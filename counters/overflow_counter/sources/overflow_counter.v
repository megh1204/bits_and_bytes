==> flow/design.v <==
`timescale 1ns / 1ps
module binary_to_BCD_ssd_display(
    input [13:0] binary,
    output reg [15:0] BCD
);
    reg [29:0] operation;  
    integer i;
    always @(*)
        begin
            operation = {16'h0000, binary}; 
            for (i=0; i<14; i=i+1) begin
                if (operation[17:14] > 4) operation[17:14] = operation[17:14] + 4'd3;
                if (operation[21:18] > 4) operation[21:18] = operation[21:18] + 4'd3;
                if (operation[25:22] > 4) operation[25:22] = operation[25:22] + 4'd3;
                if (operation[29:26] > 4) operation[29:26] = operation[29:26] + 4'd3;
                operation = operation << 1;
        end
        BCD = operation[29:14];
    end
endmodule
`timescale 1ns / 1ps
module overflow_counter(
    input clk_100MHz,
    input reset, 
    input enable,
    output [15:0] led,
    output [15:0] overflow_count_BCD
    );
reg [31:0] counter = 32'b0; 
reg [13:0] overflow_count_binary = 14'b0; 
binary_to_BCD_ssd_display inst(
    .binary(overflow_count_binary),
    .BCD(overflow_count_BCD)
); 
always @(posedge clk_100MHz) begin
    if(reset) begin 
        counter <= 32'b0;
    end else if(enable) begin
        counter <= counter + 1'b1;
    end else begin 
        counter <= counter;
    end
end
always @(posedge clk_100MHz) begin
    if(reset) begin
        overflow_count_binary <= 14'b0;
    end else if (counter == 32'hFFFF_FFFF) begin
        overflow_count_binary <= overflow_count_binary +1'b1;
    end else if (overflow_count_binary == 14'd9999 && counter == 32'hFFFF_FFFF) begin
        overflow_count_binary <= 14'b0;
    end else begin
        overflow_count_binary <= overflow_count_binary;
    end
end
assign led = counter[31:16];
endmodule
-- Reports on overflow_counter
What the tools print for overflow_counter, step after step.
Lines are those of the file above, counted from 1.
Library cell names are shortened.
A cell with -- has no value.
- top module: overflow_counter
- clock: clk_100MHz
- standard-cell library: sky130hd
- library corner: tt_025C_1v80

-- After elaboration
Yosys after proc, flatten, opt, wreduce and memory -nomap, before mapping. Memory bits, and registers merged into a memory's read port (data or address), are not among the register bits. Print and check cells are not counted.
- register bits at 46
- noted input bits: 3
- add/sub/neg operators at 48
- $lt $le $gt $ge: 46
- equal/unequal tests: 2
- multiplexer cells: 48
- reductions and logical operators at 2
- operator list (kind ; number):
    4-bit by 3-bit greater-than comparator with 1-bit output with constant B ; 42
    4-bit by 2-bit adder with 4-bit output with constant B ; 33
    4-bit two-way mux ; 33
    3-bit two-way mux ; 13
    32-bit by 1-bit adder with 32-bit output with constant B ; 1
    32-bit == test with constant B ; 1
    14-bit two-way mux ; 2
    3-bit by 2-bit adder with 3-bit output with constant B ; 9
    14-bit by 1-bit adder with 14-bit output with constant B ; 1
    14-bit == test with constant B ; 1
    1-bit by 2-bit adder with 3-bit output with constant A and B ; 3
    1-bit by 3-bit greater-than comparator with 1-bit output with constant A and B ; 3
    1-bit by 2-bit adder with 3-bit output with constant B ; 1
    1-bit by 3-bit greater-than comparator with 1-bit output with constant B ; 1
    2-bit nonzero test ; 1
    1-bit logical AND ; 1

-- Depth
Longest topological path by Yosys (ltp), each cell counted once; first at word level (registers and memories cut), then after technology mapping (sequential cells cut; the memories' decode and read muxes count).
- noted depth in word-level cells: 26
- ABC_AREA at 1
- depth in mapped cells at 61

-- Synthesis result
Yosys stat after the flow's synthesis: flattened, memories mapped to cells. It holds for the ABC_AREA given above (unset counts as 0); a run with the other value may have another netlist.
- cells by type (type ; number ; area in all (µm²)):
    dfxtp_1 ; 46 ; 920.883
    nand2_1 ; 239 ; 897.11
    nand3_1 ; 88 ; 440.422
    inv_1 ; 99 ; 371.606
    ha_1 ; 26 ; 325.312
    nand2_2 ; 38 ; 237.728
    nor2_1 ; 58 ; 217.709
    nand2_4 ; 19 ; 213.955
    a21oi_1 ; 34 ; 170.163
    o21ai_0 ; 32 ; 160.154
    buf_4 ; 17 ; 127.622
    nor3_1 ; 24 ; 120.115
    nand3_2 ; 9 ; 90.086
    xor2_1 ; 9 ; 78.826
    nand4_1 ; 11 ; 68.816
    inv_2 ; 14 ; 52.55
    nor4_1 ; 5 ; 31.28
    o21ai_2 ; 3 ; 26.275
Other cell types: 30; their cells: 51.
- noted mapped cells: 822
- chip area (Yosys) at 4931.0 µm²
- flip-flops: 46
- buffers: 22

-- Timing after synthesis
Path of least setup slack by OpenSTA after synthesis, without wires, with an ideal clock, recovery checks aside; 20% of the period is set as input and as output delay. Where synthesis merged equal registers, the netlist keeps one of their names.
- kind: register to output
- from: register overflow_count_binary[11]
- to: output port overflow_count_BCD[14]
- period at 9280 ps
- arrival at 5490 ps
- noted required time: 7424 ps
- setup slack at 1934 ps
- delay of the path: 5490 ps
- noted stages on the path: 46
- buffers on the path at 0
- synthesis period reached at 7346 ps
"delay of the path" = arrival - input delay + setup time.
At an output port there is no setup time.
"stages on the path" counts driving pins, that of a launching flip-flop among them; a cell with two outputs on the path counts twice.
"synthesis period reached" is the clock period less the worst setup slack; recovery checks do not enter. This is arithmetic on one report: input and output delays are still those of the set period (20% each).
The rows between start and end are the longest chain of elaborated cells between them; the timing report does not say that the signal goes this way. Where chains are equally long, one stands for them.
A line is the first line of the expression or statement that the cell stems from. Yosys adds cells for indexed reads and writes and turns some case tables into memories.
A register here has more assigning lines than the two given.
- cells stage by stage: dfxtp_1 > inv_2 > ha_1 > inv_1 > ha_1 > inv_2 > nand2_1 > o21ai_2 > o21ai_0 > nand2_1 > nand2_2 > nand2_4 > nand2_2 > nand2_2 > nor2_1 > inv_1 > ha_1 > xnor2_2 > (+10 left out) > nand3_1 > nand2_2 > inv_1 > nand2_2 > nand2_2 > nand2_2 > nand2_1 > nand2_1 > nand2_2 > inv_1 > ha_1 > inv_1 > ha_1 > xnor2_1 > ha_1 > or2_2 > nand2_1 > mux2i_1
- length of the longest elaborated chain: 22
- ends and longest elaborated chain, post-synthesis (item ; RTL line ; text):
    start, declared ; 30 ; reg [13:0] overflow_count_binary = 14'b0;
    start, assigned ; 48 ; overflow_count_binary <= overflow_count_binary +1'b1;
    start, assigned ; 52 ; overflow_count_binary <= overflow_count_binary;
    4-bit by 2-bit adder with 4-bit output ; 12 ; if (operation[17:14] > 4) operation[17:14] = operation[17:14] + 4'd3;
    4-bit two-way mux ; 12 ;
    4-bit by 3-bit greater-than comparator with 1-bit output ; 12 ;
    4-bit two-way mux ; 12 ;
    4-bit by 3-bit greater-than comparator with 1-bit output ; 12 ;
    4-bit two-way mux ; 12 ;
    4-bit by 3-bit greater-than comparator with 1-bit output ; 12 ;
    (+8 left out) ; -- ;
    4-bit two-way mux ; 12 ;
    4-bit by 2-bit adder with 4-bit output ; 13 ; if (operation[21:18] > 4) operation[21:18] = operation[21:18] + 4'd3;
    4-bit two-way mux ; 13 ;
    4-bit by 2-bit adder with 4-bit output ; 14 ; if (operation[25:22] > 4) operation[25:22] = operation[25:22] + 4'd3;
    4-bit two-way mux ; 14 ;
    3-bit by 2-bit adder with 3-bit output ; 15 ; if (operation[29:26] > 4) operation[29:26] = operation[29:26] + 4'd3;
    3-bit two-way mux ; 15 ;
    end, declared ; 27 ; output [15:0] overflow_count_BCD

-- Path in the finished layout
Path of least setup slack in the final report of flow run A (OpenROAD, finished layout, wires in). Where an end is a register, its clock arrival counts in the times.
The path's times are printed in steps of 10 ps; the period is the one set.
- kind: register to output
- from: register overflow_count_binary[11]
- to: output port overflow_count_BCD[10]
- period at 9240 ps
- arrival at 6730 ps
- noted required time: 7390 ps
- setup slack at 660 ps
- noted stages on the path: 52
- buffers on the path at 1
The rows between start and end are the longest chain of elaborated cells between them; the timing report does not say that the signal goes this way. Where chains are equally long, one stands for them.
A register here has more assigning lines than the two given.
- cells stage by stage: dfxtp_4 > inv_2 > ha_2 > inv_1 > ha_1 > inv_2 > nand2_1 > o21ai_4 > nand2_1 > nand3_1 > nand2_2 > nand2_2 > nand2_4 > nand2_2 > nand2_2 > nor2_2 > inv_1 > ha_1 > (+16 left out) > o21ai_2 > nand2_2 > nand2_4 > nand2_4 > nand2_1 > nand2_1 > ha_1 > inv_1 > nand2_4 > nor2_1 > nor2_2 > ha_1 > inv_1 > nand3_2 > nand2_1 > nand2_1 > nand2_1 > clkdlybuf4s50_1
- length of the longest elaborated chain: 22
- ends and longest elaborated chain, after layout (item ; RTL line ; text):
    start, declared ; 30 ; reg [13:0] overflow_count_binary = 14'b0;
    start, assigned ; 48 ; overflow_count_binary <= overflow_count_binary +1'b1;
    start, assigned ; 52 ; overflow_count_binary <= overflow_count_binary;
    4-bit by 2-bit adder with 4-bit output ; 12 ; if (operation[17:14] > 4) operation[17:14] = operation[17:14] + 4'd3;
    4-bit two-way mux ; 12 ;
    4-bit by 3-bit greater-than comparator with 1-bit output ; 12 ;
    4-bit two-way mux ; 12 ;
    4-bit by 3-bit greater-than comparator with 1-bit output ; 12 ;
    4-bit two-way mux ; 12 ;
    4-bit by 3-bit greater-than comparator with 1-bit output ; 12 ;
    (+8 left out) ; -- ;
    4-bit two-way mux ; 12 ;
    4-bit by 2-bit adder with 4-bit output ; 12 ;
    4-bit two-way mux ; 12 ;
    4-bit by 2-bit adder with 4-bit output ; 13 ; if (operation[21:18] > 4) operation[21:18] = operation[21:18] + 4'd3;
    4-bit two-way mux ; 13 ;
    4-bit by 2-bit adder with 4-bit output ; 14 ; if (operation[25:22] > 4) operation[25:22] = operation[25:22] + 4'd3;
    4-bit two-way mux ; 14 ;
    end, declared ; 27 ; output [15:0] overflow_count_BCD

Lab notebook: overflow_counter

2 stored runs of overflow_counter in the flow (synthesis by Yosys, layout by OpenROAD, sky130hd cells), in arbitrary order. Constraints: input delay and output delay 20% of the set period each, output load 0.01 pF.
"clock period reached" = clock period - worst setup slack. The figure is calculated, with input and output delays left at 20% of the set period.
"worst setup path time": the worst setup path's part of the clock period (all of it between registers, 20% less for each end at a port) less its slack. A launch clock that arrives late makes it longer, a capture clock that arrives late makes it shorter.
By "total power of the final layout" is meant OpenSTA's value without simulated activity: inputs other than the clock are taken to toggle once in ten clock periods, and the tool carries that through the logic.
"worst setup path time" is known to 10 ps.

Flow run A
Settings were period_ns = 9.24; CORE_UTILIZATION = 35; PLACE_DENSITY_LB_ADDON = 0.04; CELL_PAD_IN_SITES_GLOBAL_PLACEMENT = 0; TNS_END_PERCENT = 55; ABC_AREA = 1; GPL_ROUTABILITY_DRIVEN = 0; CTS_CLUSTER_DIAMETER = 318; SLEW_MARGIN = 10; MIN_ROUTING_LAYER = met2; MAX_ROUTING_LAYER = met5; CAP_MARGIN = 20; CORE_MARGIN = 2
- noted the overall die area: 15,054.1 µm²
- noted the total power of the final layout: 0.4150 mW
- standard-cell area after routing at 5,601.6 µm²
- worst setup path time: 6,730 ps
- worst setup path type: register to output
- noted the worst setup slack after layout: 661 ps
- noted the chip area after synthesis (Yosys): 4,931.0 µm²
- utilization: 40.5 %
- summed negative setup slack: 0 ps
- noted the clock period reached: 8,579 ps
- smallest hold slack: 483 ps

Flow run B
Settings were period_ns = 5.33; CORE_UTILIZATION = 53; SETUP_SLACK_MARGIN = 0.61; PLACE_DENSITY_LB_ADDON = 0.08; CORE_MARGIN = 2; ABC_AREA = 1; CTS_CLUSTER_SIZE = 13; MAX_ROUTING_LAYER = met5; CAP_MARGIN = 20; SLEW_MARGIN = 20
- noted the overall die area: 10,091.2 µm²
- noted the total power of the final layout: 0.6018 mW
- standard-cell area after routing at 8,070.2 µm²
- worst setup path time: 6,250 ps
- worst setup path type: register to output
- noted the worst setup slack after layout: -1,983 ps
- noted the chip area after synthesis (Yosys): 4,931.0 µm²
- utilization: 88.2 %
- summed negative setup slack: -26,405 ps
- noted the clock period reached: 7,313 ps
- smallest hold slack: 478 ps
